==> flow/design.v <==
module axi_stream_insert_header#(
    parameter DATA_WD = 32,
    parameter DATA_BYTE_WD = DATA_WD / 8,
    parameter BYTE_CNT_WD = $clog2(DATA_BYTE_WD)
    )(
    input 						clk,
    input 						rst_n,
    input 						valid_in,
    input [DATA_WD-1 : 0]		data_in,
    input [DATA_BYTE_WD-1 : 0]	keep_in,
    input 						last_in,
    output 						ready_in,
    output 						valid_out,
    output [DATA_WD-1 : 0] 		data_out,
    output [DATA_BYTE_WD-1 : 0] keep_out,
    output 						last_out,
    input 						ready_out,
    input 						valid_insert,
    input [DATA_WD-1 : 0] 		header_insert,
    input [DATA_BYTE_WD-1 : 0] 	keep_insert,
    input [BYTE_CNT_WD : 0] 	byte_insert_cnt,
    output 						ready_insert
);
reg 				last_in_reg_1		= 'd0	;
reg 				last_in_reg_2		= 'd0	;
reg [DATA_WD-1 : 0] 		data_out_reg_1		= 'd0	;
reg [DATA_WD-1 : 0] 		data_out_reg_2		= 'd0	;
reg [DATA_BYTE_WD-1 : 0] 	keep_in_reg	        = 'd0   ;
reg [DATA_WD-1 : 0]		header_out_reg		= 'd0   ;
reg 			        insert_flag	  	= 'd0   ;
reg [DATA_BYTE_WD-1 : 0]        keep_insert_out_reg	= 'd0   ;
reg [DATA_WD-1 : 0]	        header_data_out_reg	= 'd0   ;
reg                            ready_insert_flag	= 'd0   ;
reg [DATA_BYTE_WD-1 : 0]       keep_out_reg	    = 'd0   ;      
reg [1:0]                    insert_flag_reg             ;
reg [1:0]                   last_out_reg                ;
wire 						last_in_pulse		 	    ;
wire 						axi_ready_in			    ;
wire                        last_out_pulse              ;
assign last_in_pulse  = ~last_in_reg_1 & last_in_reg_2                  ;
assign axi_ready_in   = last_in_pulse ? 1'b0 : 1'b1                     ;
assign ready_in       = axi_ready_in                                    ;
assign data_out       = ready_out ? header_data_out_reg : data_out_reg_2;
assign negedge_flag   = ~insert_flag_reg[1] & insert_flag_reg[0]        ;
assign valid_out      = negedge_flag ? 'd0 : 'd1                        ;
assign ready_insert	  =	ready_insert_flag                               ;
assign keep_out       = keep_out_reg                                    ;
assign last_out_pulse = ~last_out_reg[0]&last_out_reg[1]                ;
assign last_out       = last_out_pulse                                  ;
always@(posedge clk or negedge rst_n)begin
	  if(!rst_n)begin
	  	last_in_reg_1 <= 'd0;
	  	last_in_reg_2 <= 'd0;
	  end
	  else begin
	  	last_in_reg_1 <= last_in;
	  	last_in_reg_2 <= last_in_reg_1;
	  end
end
always@(posedge clk or negedge rst_n)begin
	  if(!rst_n)begin
	  	keep_in_reg	<= 'd0;
	  	data_out_reg_1 <= 'd0;
	  	data_out_reg_2 <= 'd0;
	  end
	  else if(valid_in && axi_ready_in)begin
	  	keep_in_reg 	<= keep_in;
	  	data_out_reg_1 <= data_in;
	  	data_out_reg_2 <= data_out_reg_1;
	  end
	  else begin
	  	keep_in_reg	<= keep_in_reg;
	  	data_out_reg_1 <= data_out_reg_1;
	  	data_out_reg_2 <= data_out_reg_2;
	  end
end
always@(posedge clk or negedge rst_n)begin
	  if(!rst_n)begin
	  	header_out_reg 		<= 'd0;
	  	insert_flag 		<= 'd0;
	  	keep_insert_out_reg	<= 'd0;
	  end
	  else if(valid_insert && ready_insert)begin
	  	case(keep_insert)
	  	4'b1111:begin 
	  		header_out_reg <= header_insert;
	  		insert_flag <= 'd1;end
	  	4'b0111:begin 
	  		header_out_reg <= {8'b0,header_insert[23:0]};
	  		insert_flag <= 'd1;end
	  	4'b0011:begin 
	  		header_out_reg <= {16'b0,header_insert[15:0]};
	  		insert_flag <= 'd1;end
	  	4'b0001:begin 
	  		header_out_reg <= {24'b0,header_insert[7:0]};
	  		insert_flag <= 'd1;end
	  	default:begin 
	  		header_out_reg <= header_out_reg;
	  		insert_flag <= 'd1;end
	  	endcase
	  	keep_insert_out_reg <= keep_insert;
	  end
	  else if(insert_flag)
	  	insert_flag <= 'd0;
end
always@(posedge clk or negedge rst_n)begin
	  if(!rst_n)begin
	  	header_data_out_reg <= 'd0;
	  end
	  else if(insert_flag)begin
	  	case(keep_insert)
	  	4'b1111: header_data_out_reg <= header_out_reg;
	  	4'b0111: header_data_out_reg <= {header_insert[23:0],data_out_reg_1[31:24]};
	  	4'b0011: header_data_out_reg <= {header_insert[15:0],data_out_reg_1[31:16]};
	  	4'b0001: header_data_out_reg <= {header_insert[7:0],data_out_reg_1[31:8]};
	  	default: header_data_out_reg <= header_data_out_reg;
	  	endcase
	  end
	  else begin
        case(keep_insert_out_reg)
        4'b1111:header_data_out_reg <= data_out_reg_2; 
        4'b0111:header_data_out_reg <= {data_out_reg_2[23:0],data_out_reg_1[31:24]};
        4'b0011:header_data_out_reg <= {data_out_reg_2[15:0],data_out_reg_1[31:16]};
        4'b0001:header_data_out_reg <= {data_out_reg_2[7:0],data_out_reg_1[31:8]};
        default:header_data_out_reg <= header_data_out_reg;
	  	endcase
      end
end
always@(posedge clk or negedge rst_n)begin
      if(!rst_n)
          ready_insert_flag <= 'd0;
      else
          ready_insert_flag <= insert_flag=='d1 ? 'd0 : 'd1;
end  
always@(posedge clk or negedge rst_n)begin
      if(!rst_n)
          insert_flag_reg <= 'd0;
      else
          insert_flag_reg <= {insert_flag_reg[0], insert_flag};
end
always@(posedge clk or negedge rst_n)begin
      if(!rst_n)
          keep_out_reg	<= 'd0;
      else if(valid_out)
          keep_out_reg 	<= 4'b1111;
      else if(last_out_pulse)begin
          case(keep_insert)
              4'b1111: keep_out_reg <= keep_in_reg;
              4'b0111: keep_out_reg <= keep_in_reg << 1;
              4'b0011: keep_out_reg <= keep_in_reg << 2;
              4'b0001: keep_out_reg <= keep_in_reg << 3;
          endcase
      end
      else
          keep_out_reg	<= 'd0;
end
always@(posedge clk or negedge rst_n)begin
      if(!rst_n)
          last_out_reg <= 'd0;
      else 
      begin
          last_out_reg <= {last_out_reg[0],last_in_pulse};
      end     
end
endmodule
---- From RTL to reports: axi_stream_insert_header ----
Tool output for the design above, in the order of the flow.
Line numbers count from 1 in the design file above.
Operators: Yosys type, input widths -> output width; for muxes data width and select width s.
A cell with n/a has no value.
set-up
  top module .............................. axi_stream_insert_header
  clock port .............................. clk
  cell library ............................ sky130hd
  timing corner ........................... tt_025C_1v80

---- Word level ----
Counts by Yosys on the flattened word-level netlist (proc, flatten, opt, wreduce; memories kept). Register bits leave out memories and registers merged into their read ports (data or address). Print and check cells are left out. Cells with the same type and inputs are merged into one.
storage and ports
  word width x clocked read ports ......... 0
  RAM bits ................................ 0
  memory bits (read-only) ................. 0
  input port bits ......................... 81
  memories kept ........................... 0
  register bits ........................... 148
  cells after elaboration ................. 47
  latch bits .............................. 0
  output and inout bits ................... 40
cells by class
  add/subtract/negate cells ............... 0
  divide/modulo/power cells ............... 0
  multiplexer cells ....................... 12
  multipliers ............................. 0
  reductions and logical operators ........ 6
  $lt $le $gt $ge ......................... 0
  equal/unequal tests ..................... 10
  bitwise gates (word level) .............. 6
  shift-type cells ........................ 0
operators by type and width
  operator            number
  $pmux 32 s4         3
  $mux 32             2
  $pmux 4 s4          1
  $eq 4x1->1 const B  2
  $eq 4x2->1 const B  2
  $eq 4x3->1 const B  2
  $eq 4x4->1 const B  2
  $mux 4              2
  $ne 6x2->1 const B  1
  $ne 5x1->1 const B  1
  $reduce_bool 5->1   1
  $reduce_and 2->1    2
  $reduce_bool 4->1   1
  $mux 1              4
  $and 1x1->1         3
  $not 1->1           3
  $logic_and 1x1->1   2

---- Depth ----
Longest topological path by Yosys (ltp), each cell counted once; first at word level (registers and memories cut), then after technology mapping (sequential cells cut; the memories' decode and read muxes count).
logic depth
  depth after elaboration ................. 4
  ABC_AREA ................................ 0
  depth in mapped cells ................... 7
  gate-level depth less buffers ........... 5

---- Netlist ----
Yosys stat after the flow's synthesis: flattened, memories mapped to cells. It holds for the ABC_AREA given above (unset counts as 0); a run with the other value may have another netlist.
synthesis totals
  chip area (Yosys) ....................... 8,295.5 um^2
  flip-flops .............................. 148
  sequential area ......................... 3,703.6 um^2
  mapped cells ............................ 782
  buffers ................................. 72
cell types
  cell type                   number  area in all (um^2)
  sky130_fd_sc_hd__dfrtp_1    148     3.7E+03
  sky130_fd_sc_hd__mux2_2     145     1.63E+03
  sky130_fd_sc_hd__o22ai_1    64      400.384
  sky130_fd_sc_hd__nand2_1    82      307.795
  sky130_fd_sc_hd__o21ai_0    44      220.211
  sky130_fd_sc_hd__a221oi_1   20      175.168
  sky130_fd_sc_hd__a2bb2oi_1  16      140.134
  sky130_fd_sc_hd__buf_2      28      140.134
  sky130_fd_sc_hd__o221ai_1   16      140.134
  sky130_fd_sc_hd__a221o_1    13      130.125
  sky130_fd_sc_hd__mux2i_1    13      130.125
  sky130_fd_sc_hd__a211oi_1   15      112.608
  sky130_fd_sc_hd__a211o_1    11      96.342
  sky130_fd_sc_hd__clkbuf_1   25      93.84
  sky130_fd_sc_hd__a21oi_1    17      85.082
  sky130_fd_sc_hd__inv_1      18      67.565
  sky130_fd_sc_hd__nand2b_1   10      62.56
  sky130_fd_sc_hd__a31oi_1    8       50.048
Not listed: further types 31, cells in them 89.

---- Worst setup path after synthesis ----
Source: OpenSTA report_checks on the synthesized netlist (no wires, ideal clock, input and output delay 20% of the period each), path of least setup slack; recovery checks are left aside. Register names are those of the netlist, which keeps one name where synthesis merged equal registers.
timing post-synthesis
  path kind ............................... input to output
  from .................................... in ready_out
  to ...................................... out data_out[10]
  buffers on the path ..................... 2
  data required time ...................... 1,312 ps
  external output delay ................... 328 ps
  time at the first pin ................... 328 ps
  setup slack ............................. -83 ps
  clock period ............................ 1,640 ps
  path delay .............................. 1,067 ps
  stages .................................. 3
  arrival ................................. 1,395 ps
  external input delay .................... 328 ps
  synthesis period reached ................ 1,723 ps
"path delay" is the arrival time less input delay plus setup time.
At an output port there is no setup time.
"stages" counts driving pins, that of a launching flip-flop among them; a cell with two outputs on the path counts twice.
"synthesis period reached" is the clock period less the worst setup slack; recovery checks do not enter. This is arithmetic on one report: input and output delays are still those of the set period (20% each).
The rows between start and end are the longest chain of elaborated cells between them; the timing report does not say that the signal goes this way. Where chains are equally long, one stands for them.
Each line given opens the expression or statement behind the cell; cells for indexed reads and writes are added by Yosys, which also makes memories of some case tables.
on the way, post-synthesis
  path through ............................ sky130_fd_sc_hd__clkbuf_1 sky130_fd_sc_hd__clkbuf_1 sky130_fd_sc_hd__mux2_2
  cells in the longest elaborated chain ... 1
  elaborated cells on any way between the ends .. 1
  source lines of those cells ............. 1
  those cells by class .................... 1 x mux
RTL lines, path post-synthesis
  item         RTL line  text
  from (decl)  17        input ready_out,
  $mux 32      43        assign data_out       = ready_out ? header_data_out_reg : data_out_reg_2;
  to (decl)    14        output [DATA_WD-1 : 0] data_out,

---- Timing after layout ----
From the final timing report of stored run 1: the path of least setup slack in the routed layout; clock arrival at registers is part of the times.
The path's times are printed in steps of 10 ps; the period is the one set.
timing post-layout
  path kind ............................... register to register
  from .................................... reg keep_insert_out_reg[2]
  to ...................................... reg header_data_out_reg[26]
  setup slack ............................. -250 ps
  buffers on the path ..................... 3
  stages .................................. 8
  arrival ................................. 2,080 ps
  setup time .............................. 60 ps
  time at the first pin ................... 440 ps
  clock period ............................ 1,440 ps
  data required time ...................... 1,830 ps
The rows between start and end are the longest chain of elaborated cells between them; the timing report does not say that the signal goes this way. Where chains are equally long, one stands for them.
At most two assigning lines are given for a register; there are more.
on the way, post-layout
  path through ............................ sky130_fd_sc_hd__dfrtp_2 sky130_fd_sc_hd__buf_12 sky130_fd_sc_hd__buf_12 sky130_fd_sc_hd__nand2b_4 sky130_fd_sc_hd__a31o_4 sky130_fd_sc_hd__a221oi_4 sky130_fd_sc_hd__buf_4 sky130_fd_sc_hd__a211o_1
  cells in the longest elaborated chain ... 3
  elaborated cells on any way between the ends .. 8
  source lines of those cells ............. 2
  those cells by class .................... 4 x eq/ne; 2 x mux; 2 x reduce/logical
RTL lines, path post-layout
  item           RTL line  text
  from (decl)    31        reg [DATA_BYTE_WD-1 : 0] keep_insert_out_reg = 'd0 ;
  from (assign)  81        keep_insert_out_reg <= 'd0;
  from (assign)  101       keep_insert_out_reg <= keep_insert;
  $eq 4x1->1     120       case(keep_insert_out_reg)
  $pmux 32 s4    120
  $mux 32        110       else if(insert_flag)begin
  to (assign)    112       4'b1111: header_data_out_reg <= header_out_reg;
  to (assign)    113       4'b0111: header_data_out_reg <= {header_insert[23:0],data_out_reg_1[31:24]};
  to (decl)      32        reg [DATA_WD-1 : 0] header_data_out_reg = 'd0 ;

==> runs of axi_stream_insert_header <==
Top module axi_stream_insert_header; platform sky130hd; tools Yosys and OpenROAD; 2 stored runs in no particular order. Input and output delays are each 20% of the period that was set; the output load is 0.01 pF.
"achieved clock period": clock period set for the run, less the worst setup slack. It is reckoned from that one timing run; input and output delays stay at 20% of the period that was set.
By "critical setup path time" is meant the share of the clock period that the worst setup path is allowed (20% is reserved at inputs, 20% at outputs), minus its slack. Clock arrival times at its registers enter into it.
By "total power of the final layout" is meant OpenSTA's value without simulated activity: inputs other than the clock are taken to toggle once in ten clock periods, and the tool carries that through the logic.
"critical setup path time" is given in steps of 10 ps.

---- stored run 1 ----
settings
  period_ns = 1.44
  CORE_UTILIZATION = 23
  SETUP_SLACK_MARGIN = 0.08
  PLACE_DENSITY_LB_ADDON = 0.14
  CORE_ASPECT_RATIO = 0.75
  CELL_PAD_IN_SITES_GLOBAL_PLACEMENT = 3
  GPL_TIMING_DRIVEN = 1
  GPL_ROUTABILITY_DRIVEN = 0
  CAP_MARGIN = 35
  SLEW_MARGIN = 15
  MAX_ROUTING_LAYER = met5
  CORE_MARGIN = 2
results
  chip area after synthesis (Yosys) ....... 8,295.5 um^2
  die size ................................ 37,618.5 um^2
  area of the standard cells in the finished layout .. 13,855.8 um^2
  post-route utilization .................. 38.8%
  worst setup slack after layout .......... -253 ps
  summed negative setup slack ............. -11,534 ps
  worst hold slack after layout ........... 280 ps
  total power of the final layout ......... 17,925 µW
  achieved clock period ................... 1,693 ps
  critical setup path time ................ 1,690 ps
  worst setup path type ................... register to register

---- stored run 2 ----
settings
  period_ns = 1.39
  CORE_UTILIZATION = 19
  PLACE_DENSITY_LB_ADDON = 0.11
  CORE_MARGIN = 5
  TNS_END_PERCENT = 55
  GPL_TIMING_DRIVEN = 1
  SLEW_MARGIN = 15
  MAX_ROUTING_LAYER = met5
  CAP_MARGIN = 20
results
  chip area after synthesis (Yosys) ....... 8,295.5 um^2
  die size ................................ 47,939.1 um^2
  area of the standard cells in the finished layout .. 13,400.4 um^2
  post-route utilization .................. 31.0%
  worst setup slack after layout .......... -305 ps
  summed negative setup slack ............. -11,289 ps
  worst hold slack after layout ........... 280 ps
  total power of the final layout ......... 18,482 µW
  achieved clock period ................... 1,695 ps
  critical setup path time ................ 1,700 ps
  worst setup path type ................... register to register
